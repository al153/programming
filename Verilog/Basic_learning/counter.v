==> flow/design.v <==
module counter (
	clock,
	control,
	out
	);
input wire clock;
input wire [1:0] control;
output reg [15:0] out;
	always @ (posedge clock) 
		begin : COUNTER
			if (control == 2'b0) begin
				out <= 16'b0;
			end
			else if (control == 2'b1) begin
				out <= out + 1;
			end
			else if (control == 2'b11) begin
				out <= out - 1;
			end
		end
endmodule 
======== Reports on counter ========
The steps from the RTL of counter to its reports follow in flow order.
Line numbers count from 1 in the design file above.
The mark -- stands for no value.
inputs
  top ..................................... counter
  clock port .............................. clock
  standard-cell library ................... sky130hd
  corner .................................. tt_025C_1v80

======== Word-level counts ========
Source: Yosys, flattened and elaborated, memories not mapped. Widths are those after wreduce. Registers that Yosys merges into a memory's read port (data or address) are not register bits. Print and check cells do not count. Equal cells are merged and count once.
word-level totals
  flip-flop bits (word level) ............. 16
  input bits .............................. 3
  output and inout port bits .............. 16
  elaborated cells ........................ 9
cells by class
  add/sub/neg operators ................... 2
  eq/ne operators ......................... 2
  mux-type cells .......................... 2
  reductions and logical operators ........ 2
operators by type and width
  cell                                                           number
  16-bit 2-to-1 mux                                              2
  16-bit by 1-bit adder with 16-bit output with constant B       1
  16-bit by 1-bit subtractor with 16-bit output with constant B  1
  2-bit by 1-bit == test with 1-bit output with constant B       1
  2-bit == test with constant B                                  1
  2-bit logical NOT                                              1
  2-bit nonzero test                                             1

======== Logic depth ========
Depth = most cells in a row (Yosys ltp): at word level without a register or memory, in the mapped netlist without a sequential cell, where the memories' decode and read muxes count.
logic depth
  depth in word-level cells ............... 3
  ABC_AREA ................................ 0
  gate-level depth with buffers ........... 10
  gate-level depth less buffers ........... 9

======== Netlist ========
Yosys stat after the flow's synthesis: flattened, memories mapped to cells. It holds for the ABC_AREA given above (unset counts as 0); a run with the other value may have another netlist.
cells by type
  type                        number  total area (um^2)
  sky130_fd_sc_hd__dfxtp_1    16      320.307
  sky130_fd_sc_hd__ha_1       15      187.68
  sky130_fd_sc_hd__o21ai_0    18      90.086
  sky130_fd_sc_hd__nand2_1    17      63.811
  sky130_fd_sc_hd__nand3_1    11      55.053
  sky130_fd_sc_hd__xnor2_1    5       43.792
  sky130_fd_sc_hd__xor2_1     5       43.792
  sky130_fd_sc_hd__a21oi_1    8       40.038
  sky130_fd_sc_hd__a21o_1     5       37.536
  sky130_fd_sc_hd__a211oi_1   4       30.029
  sky130_fd_sc_hd__o21a_1     4       30.029
  sky130_fd_sc_hd__a2111oi_4  1       27.526
  sky130_fd_sc_hd__inv_1      6       22.522
  sky130_fd_sc_hd__fa_1       1       20.019
  sky130_fd_sc_hd__a31oi_1    3       18.768
  sky130_fd_sc_hd__clkbuf_1   5       18.768
  sky130_fd_sc_hd__nand4_1    3       18.768
  sky130_fd_sc_hd__nor2_1     5       18.768
Other cell types: 18; their cells: 23.
synthesis totals
  cells in the netlist .................... 155
  mapped area ............................. 1262.5 um^2
  sequential part of the area ............. 320.3 um^2
  mapped flip-flops ....................... 16
  buffers ................................. 7

======== Worst setup path after synthesis ========
OpenSTA on the mapped netlist: ideal clock, no wires. The path of least setup slack (recovery checks aside). Input and output delay are each 20% of the period. Register names are those of the netlist, which keeps one name where synthesis merged equal registers.
path after synthesis
  path kind ............................... in2reg
  from .................................... input control[0]
  to ...................................... register out[15]
  clock period ............................ 5.71 ns
  external input delay .................... 1.142 ns
  library setup time ...................... 0.123 ns
  time at the first pin ................... 1.142 ns
  data arrival time ....................... 3.469 ns
  data required time ...................... 5.587 ns
  slack ................................... 2.118 ns
  path delay .............................. 2.450 ns
  driving pins on the path ................ 9
  buffers on the path ..................... 1
  period reached after synthesis .......... 3.592 ns
"path delay" is the arrival time less input delay plus setup time.
"driving pins on the path" counts driving pins, that of a launching flip-flop among them; a cell with two outputs on the path counts twice.
"period reached after synthesis" = period - worst setup slack (recovery checks aside). The figure is calculated, with input and output delays left at 20% of the set period.
The rows between start and end are the longest chain of elaborated cells between them; the timing report does not say that the signal goes this way. Where chains are equally long, one stands for them.
A line is the first line of the expression or statement that the cell stems from. Yosys adds cells for indexed reads and writes and turns some case tables into memories.
A register here has more assigning lines than the two given.
on the way, after synthesis
  cell sequence ........................... sky130_fd_sc_hd__clkbuf_1 -> sky130_fd_sc_hd__nand2b_1 -> sky130_fd_sc_hd__ha_1 -> sky130_fd_sc_hd__a21oi_2 -> sky130_fd_sc_hd__a2111oi_4 -> sky130_fd_sc_hd__nor3_2 -> sky130_fd_sc_hd__o31ai_2 -> sky130_fd_sc_hd__xor2_1 -> sky130_fd_sc_hd__mux2_1
  cells in the longest elaborated chain ... 3
  elaborated cells between the ends (all ways) .. 6
  source lines of those cells ............. 3
  those cells by class .................... eq/ne: 2; mux: 2; reduce/logical: 2
RTL lines, path after synthesis
  item               line  source
  from (decl)        7     input wire [1:0] control;
  2-bit == test      17    else if (control == 2'b11) begin
  16-bit 2-to-1 mux  17
  16-bit 2-to-1 mux  14    else if (control == 2'b1) begin
  to (assign)        15    out <= out + 1;
  to (assign)        18    out <= out - 1;
  to (decl)          8     output reg [15:0] out;

======== Path in the finished layout ========
Path of least setup slack in the final report of run A (OpenROAD, finished layout, wires in). Where an end is a register, its clock arrival counts in the times.
path post-layout
  path kind ............................... in2reg
  from .................................... input control[1]
  to ...................................... register out[15]
  clock period ............................ 2.14 ns
  external input delay .................... 0.43 ns
  library setup time ...................... 0.10 ns
  time at the first pin ................... 0.43 ns
  data arrival time ....................... 2.53 ns
  data required time ...................... 2.33 ns
  slack ................................... -0.20 ns
  driving pins on the path ................ 9
  buffers on the path ..................... 1
The rows between start and end are the longest chain of elaborated cells between them; the timing report does not say that the signal goes this way. Where chains are equally long, one stands for them.
A register here has more assigning lines than the two given.
on the way, post-layout
  cell sequence ........................... sky130_fd_sc_hd__clkbuf_16 -> sky130_fd_sc_hd__nand2b_4 -> sky130_fd_sc_hd__ha_1 -> sky130_fd_sc_hd__a21o_1 -> sky130_fd_sc_hd__a21o_1 -> sky130_fd_sc_hd__a211oi_1 -> sky130_fd_sc_hd__o31ai_2 -> sky130_fd_sc_hd__xor2_1 -> sky130_fd_sc_hd__mux2_1
  cells in the longest elaborated chain ... 3
  elaborated cells between the ends (all ways) .. 6
  source lines of those cells ............. 3
  those cells by class .................... eq/ne: 2; mux: 2; reduce/logical: 2
RTL lines, path post-layout
  item               line  source
  from (decl)        7     input wire [1:0] control;
  2-bit == test      17    else if (control == 2'b11) begin
  16-bit 2-to-1 mux  17
  16-bit 2-to-1 mux  14    else if (control == 2'b1) begin
  to (assign)        15    out <= out + 1;
  to (assign)        18    out <= out - 1;
  to (decl)          8     output reg [15:0] out;

Design counter on sky130hd. What follows are 2 stored runs of the flow, each under its own settings; their order means nothing. The constraints put input and output delay at 20% of the set period each and load the outputs with 0.01 pF.
By "achieved clock period" is meant the clock period of the run minus its worst setup slack. This is arithmetic on one report: input and output delays are still those of the set period (20% each).
"time used up by the worst setup path" means the part of the period allowed to the worst setup path (the constraints hold back 20% at inputs and 20% at outputs) less its slack; where the path has registers, the arrival times of their clocks count too.

---- run A ----
settings
  period_ns = 2.14
  CORE_UTILIZATION = 50
  SETUP_SLACK_MARGIN = 0.07
  CORE_MARGIN = 7
  CELL_PAD_IN_SITES_GLOBAL_PLACEMENT = 0
  TNS_END_PERCENT = 85
  ABC_AREA = 0
  GPL_TIMING_DRIVEN = 0
  CTS_CLUSTER_DIAMETER = 328
  CAP_MARGIN = 40
  SLEW_MARGIN = 15
  MAX_ROUTING_LAYER = met4
results
  setup TNS ............................... -0.299 ns
  time used up by the worst setup path .... 1.91 ns
  worst setup path kind ................... in2reg
  achieved clock period ................... 2.338 ns
  utilization of the finished layout ...... 76.7%
  setup slack of the worst path ........... -0.198 ns
  chip area after synthesis (Yosys) ....... 1262.5 um^2
  area of the die ......................... 4128.1 um^2

---- run B ----
settings
  period_ns = 2.12
  CORE_UTILIZATION = 17
  PLACE_DENSITY_LB_ADDON = 0.25
  CORE_MARGIN = 9
  CELL_PAD_IN_SITES_GLOBAL_PLACEMENT = 2
  CAP_MARGIN = 15
  SLEW_MARGIN = 25
  MIN_ROUTING_LAYER = met2
results
  setup TNS ............................... -0.314 ns
  time used up by the worst setup path .... 1.78 ns
  worst setup path kind ................... in2reg
  achieved clock period ................... 2.203 ns
  utilization of the finished layout ...... 32.9%
  setup slack of the worst path ........... -0.083 ns
  chip area after synthesis (Yosys) ....... 1262.5 um^2
  area of the die ......................... 10852.4 um^2
